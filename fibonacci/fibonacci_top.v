==> flow/design.v <==
module module_top #(parameter BUS_WIDTH=8)(
    input clock,
    input reset,
    input wire select,
    input [7:0] n,
    input En_reg1,
    input En_reg2,
    input En_Count,
    input En_N,
    output wire [BUS_WIDTH-1:0] Y_M1,
    output wire [BUS_WIDTH-1:0] Y_M2,
    output wire [BUS_WIDTH-1:0] Y_M3,
    output wire [BUS_WIDTH-1:0] S_S1,
    output wire [BUS_WIDTH-1:0] S_S2,
    output wire Stop,
    output reg [7:0] fibonacci
);
    parameter const1 = 8'b00000001,
        const0 = 8'b00000000;
    reg [BUS_WIDTH - 1:0] reg1;
    reg [BUS_WIDTH - 1:0] reg2;
    reg [BUS_WIDTH - 1:0] regn;
    reg [BUS_WIDTH - 1:0] reg_count_to_n;
    wire [BUS_WIDTH - 1:0] saida_mux1;
    wire [BUS_WIDTH - 1:0] saida_mux2;
    wire [BUS_WIDTH - 1:0] saida_mux3;
    wire [BUS_WIDTH - 1:0] saida_somador1;
    wire [BUS_WIDTH - 1:0] saida_somador2;
    somador #(BUS_WIDTH) sumFibon (
        .A(reg1),
        .B(reg2),
        .S(saida_somador1)
    );
    somador #(BUS_WIDTH) sumCount (
        .A(const1),
        .B(reg_count_to_n),
        .S(saida_somador2)
    );
    mux2to1 #(BUS_WIDTH) multipl1 (
        .A(const0),
        .B(reg2),
        .Select(select),
        .Y(saida_mux1)
    );
    mux2to1 #(BUS_WIDTH) multipl2 (
        .A(const1),
        .B(saida_somador1),
        .Select(select),
        .Y(saida_mux2)
    );
    mux2to1 #(BUS_WIDTH) multipl3 (
        .A(const1),
        .B(saida_somador2),
        .Select(select),
        .Y(saida_mux3)
    );
    comparador #(BUS_WIDTH) comparad (
        .A(reg_count_to_n),
        .B(regn),
        .S(Stop)
    );
    assign Y_M1 = saida_mux1;
    assign Y_M2 = saida_mux2;
    assign Y_M3 = saida_mux3;
    assign S_S1 = saida_somador1;
    assign S_S2 = saida_somador2;
    always @(posedge clock) begin
        if (reset) begin
            reg1 <= const1;
            reg2 <= const0;
            regn <= n;
            reg_count_to_n <= const1;
            fibonacci <= const0;
        end
        else
            begin
                if(En_N)
                    begin
                        regn <= n;
                    end
                if(En_reg1 && En_reg2 && !Stop)
                    begin
                        reg1 <= saida_mux1;
                        reg2 <= saida_mux2;
                        fibonacci <= reg1;
                    end
                if(En_Count && !Stop)
                    begin
                        reg_count_to_n <= saida_mux3;
                    end
            end
    end
endmodule
module mux2to1 #(parameter BUS_WIDTH = 8)(
    input wire [BUS_WIDTH-1:0] A,
    input wire [BUS_WIDTH-1:0] B,
    input wire Select,
    output wire [BUS_WIDTH-1:0] Y
);
    assign Y = (Select) ? A : B;  
endmodule
module somador #(parameter BUS_WIDTH = 8)(
    input wire [BUS_WIDTH-1:0] A,
    input wire [BUS_WIDTH-1:0] B,
    output wire [BUS_WIDTH-1:0] S
);
    assign S = A + B;
endmodule
module comparador #(parameter BUS_WIDTH = 8)(
    input [7:0] A,
    input [7:0] B,
    output wire S
);
    assign S = (A == B);
endmodule
### Step by step through the tools: module_top

What the tools print for module_top, step after step.
Line numbers count from 1 in the design file above.
Operators carry their Yosys type and port widths (W data, S select, Z words).
Library cell names are shortened.
Not given: --

| set-up | value |
|---|---|
| top module | module_top |
| clock input | clock |
| cell library | sky130hd |
| corner | tt_025C_1v80 |

### After elaboration

Yosys after proc, flatten, opt, wreduce and memory -nomap, before mapping. Memory bits, and registers merged into a memory's read port (data or address), are not among the register bits. Print and check cells are not counted. Equal cells are merged and count once.

| word-level totals | value |
|---|---|
| bits in registers | 40 |
| latch bits | 0 |
| memory bits (writable) | 0 |
| bits in read-only memories | 0 |
| word width x clocked read ports | 0 |
| memory cells | 0 |
| input port bits | 15 |
| output and inout port bits | 49 |
| word-level cells | 18 |

| cells by class | value |
|---|---|
| add/sub/neg operators | 2 |
| multiply operators | 0 |
| div/mod/pow operators | 0 |
| magnitude comparators | 0 |
| equality and inequality tests | 1 |
| shifts and indexed selects | 0 |
| mux-type cells | 5 |
| bitwise logic cells | 0 |
| reduce/logical cells | 5 |

Operators by type and width:

| cell | number |
|---|---|
| $mux W8 | 5 |
| $add A1 B8 Y8 const A | 1 |
| $add A8 B8 Y8 | 1 |
| $eq A8 B8 Y1 | 1 |
| $logic_and A1 B1 Y1 | 3 |
| $reduce_bool A2 Y1 | 1 |
| $logic_not A1 Y1 | 1 |

### Depth

Depth = most cells in a row (Yosys ltp): at word level without a register or memory, in the mapped netlist without a sequential cell, where the memories' decode and read muxes count.

| logic depth | value |
|---|---|
| word-level depth | 3 |
| ABC_AREA | 0 |
| gate-level depth with buffers | 6 |
| gate-level depth less buffers | 6 |

### After synthesis

Source: synth_stat.txt of the flow (Yosys; design flattened, memories mapped). It holds for the ABC_AREA given above (unset counts as 0); a run with the other value may have another netlist.
The area totals of this step are shown rounded.

Cells by type:

| cell | number | area in all (µm²) |
|---|---|---|
| dfxtp_1 | 32 | 640.614 |
| mux2i_1 | 28 | 280.269 |
| edfxtp_1 | 8 | 240.23 |
| nand2_1 | 47 | 176.419 |
| ha_1 | 8 | 100.096 |
| xor2_1 | 11 | 96.342 |
| nor2b_1 | 13 | 81.328 |
| and2_1 | 9 | 56.304 |
| xnor2_1 | 5 | 43.792 |
| nor4_4 | 2 | 42.541 |
| nand3_1 | 7 | 35.034 |
| clkbuf_1 | 9 | 33.782 |
| a21oi_1 | 6 | 30.029 |
| nor2_1 | 8 | 30.029 |
| o21ai_0 | 6 | 30.029 |
| a211o_1 | 3 | 26.275 |
| inv_1 | 7 | 26.275 |
| or2_2 | 4 | 25.024 |

Other cell types: 28; their cells: 41.

| synthesis totals | value |
|---|---|
| standard cells after synthesis | 254 |
| chip area (Yosys) | 2330 µm² |
| sequential part of the area | 881 µm² |
| flip-flop cells | 40 |
| buffers | 14 |

By module: a second synthesis without flattening, with its own total; a netlist apart from the flattened one above.

| unflattened totals | value |
|---|---|
| cells (unflattened synthesis) | 276 |
| area (unflattened synthesis) | 2590 µm² |

Each row is one instance without its submodules.

By module:

| module | instances | cells | area (µm²) |
|---|---|---|---|
| module_top | 1 | 154 | 1440 |
| somador (BUS_WIDTH=8) | 2 | 42 | 332 |
| mux2to1 (BUS_WIDTH=8) | 3 | 9 | 131 |
| comparador (BUS_WIDTH=8) | 1 | 11 | 86.3 |

### Timing after synthesis

OpenSTA on the mapped netlist: ideal clock, no wires. The path of least setup slack (recovery checks aside). Input and output delay are each 20% of the period. Register names are those of the netlist, which keeps one name where synthesis merged equal registers.

| path after synthesis | value |
|---|---|
| kind | reg2out |
| start point | register reg1[0] |
| end point | output port S_S1[6] |
| period | 2.37 ns |
| output delay | 0.474 ns |
| launch time at the first pin | 0.000 ns |
| data arrival time | 1.752 ns |
| data required time | 1.896 ns |
| path slack | 0.144 ns |
| path delay | 1.752 ns |
| driving pins on the path | 7 |
| path buffers | 0 |
| synthesis period reached | 2.226 ns |

"path delay" = arrival - input delay + setup time.
At an output port there is no setup time.
"driving pins on the path": output pins that drive a net of the path, with the launching flip-flop's if there is one; two outputs of one cell count as two.
"synthesis period reached" = period - worst setup slack (recovery checks aside). The figure is calculated, with input and output delays left at 20% of the set period.
The rows between start and end are the longest chain of elaborated cells between them; the timing report does not say that the signal goes this way. Where chains are equally long, one stands for them.
A line is the first line of the expression or statement that the cell stems from. Yosys adds cells for indexed reads and writes and turns some case tables into memories.

| between the ends, after synthesis | value |
|---|---|
| cell sequence | dfxtp_1 ha_1 fa_1 a211oi_1 o21ai_0 a21oi_1 xnor2_1 |
| cells in the longest elaborated chain | 1 |

RTL lines, path after synthesis:

| what | line | source |
|---|---|---|
| start, declared | 20 | `reg [BUS_WIDTH - 1:0] reg1;` |
| start, assigned | 69 | `reg1 <= const1;` |
| start, assigned | 83 | `reg1 <= saida_mux1;` |
| $add A8 B8 Y8 | 107 | `assign S = A + B;` |
| end, declared | 13 | `output wire [BUS_WIDTH-1:0] S_S1,` |

### Path in the finished layout

Path of least setup slack in the final report of flow run 1 (OpenROAD, finished layout, wires in). Where an end is a register, its clock arrival counts in the times.

| path after layout | value |
|---|---|
| kind | reg2out |
| start point | register reg2[0] |
| end point | output port S_S1[6] |
| period | 4.29 ns |
| output delay | 0.86 ns |
| launch time at the first pin | 0.28 ns |
| data arrival time | 2.14 ns |
| data required time | 3.43 ns |
| path slack | 1.29 ns |
| driving pins on the path | 9 |
| path buffers | 2 |

The rows between start and end are the longest chain of elaborated cells between them; the timing report does not say that the signal goes this way. Where chains are equally long, one stands for them.

| between the ends, after layout | value |
|---|---|
| cell sequence | dfxtp_2 ha_4 fa_2 a211oi_4 buf_4 o21ai_2 a21oi_2 xnor2_1 buf_2 |
| cells in the longest elaborated chain | 1 |

RTL lines, path after layout:

| what | line | source |
|---|---|---|
| start, declared | 21 | `reg [BUS_WIDTH - 1:0] reg2;` |
| start, assigned | 70 | `reg2 <= const0;` |
| start, assigned | 84 | `reg2 <= saida_mux2;` |
| $add A8 B8 Y8 | 107 | `assign S = A + B;` |
| end, declared | 13 | `output wire [BUS_WIDTH-1:0] S_S1,` |

==> runs of module_top <==
module_top through Yosys and OpenROAD on sky130hd: 2 stored runs, unordered, with their settings and measured results. The constraints put input and output delay at 20% of the set period each and load the outputs with 0.01 pF.
"time of the worst setup path" is the time allowed to the run's worst setup path (the clock period less input and output delay, where it has them) less its slack. Clock arrival times count: a late capture clock shortens it, a late launch clock lengthens it.
"overall power": no workload was simulated; the value follows from the tool's default switching activity.
Values from the reports are rounded here.
Settings: n/a = not set for that run.

| item | flow run 1 | flow run 2 |
|---|---|---|
| period_ns | 4.29 | 3.24 |
| CORE_UTILIZATION | 16 | 58 |
| SETUP_SLACK_MARGIN | 1.24 | 0.83 |
| PLACE_DENSITY_LB_ADDON | 0.2 | 0.06 |
| CORE_MARGIN | 3 | 2 |
| GPL_ROUTABILITY_DRIVEN | 0 | 0 |
| CTS_CLUSTER_DIAMETER | 92 | n/a |
| CAP_MARGIN | 20 | 40 |
| SLEW_MARGIN | 20 | 15 |
| CORE_ASPECT_RATIO | n/a | 0.56 |
| ABC_AREA | n/a | 1 |
| CTS_CLUSTER_SIZE | n/a | 77 |
| MAX_ROUTING_LAYER | n/a | met4 |
| die footprint (µm²) | 16000 | 4980 |
| setup TNS (ns) | 0.000 | 0.000 |
| setup slack of the worst path (ns) | 1.29 | 0.795 |
| chip area after synthesis (Yosys) (µm²) | 2330 | 2560 |
| standard-cell area after layout (µm²) | 3570 | 3560 |
| time of the worst setup path (ns) | 2.14 | 1.80 |
| critical path type | reg2out | reg2out |
| overall power (mW) | 0.936 | 1.39 |
| final worst hold slack (ns) | 0.459 | 0.495 |
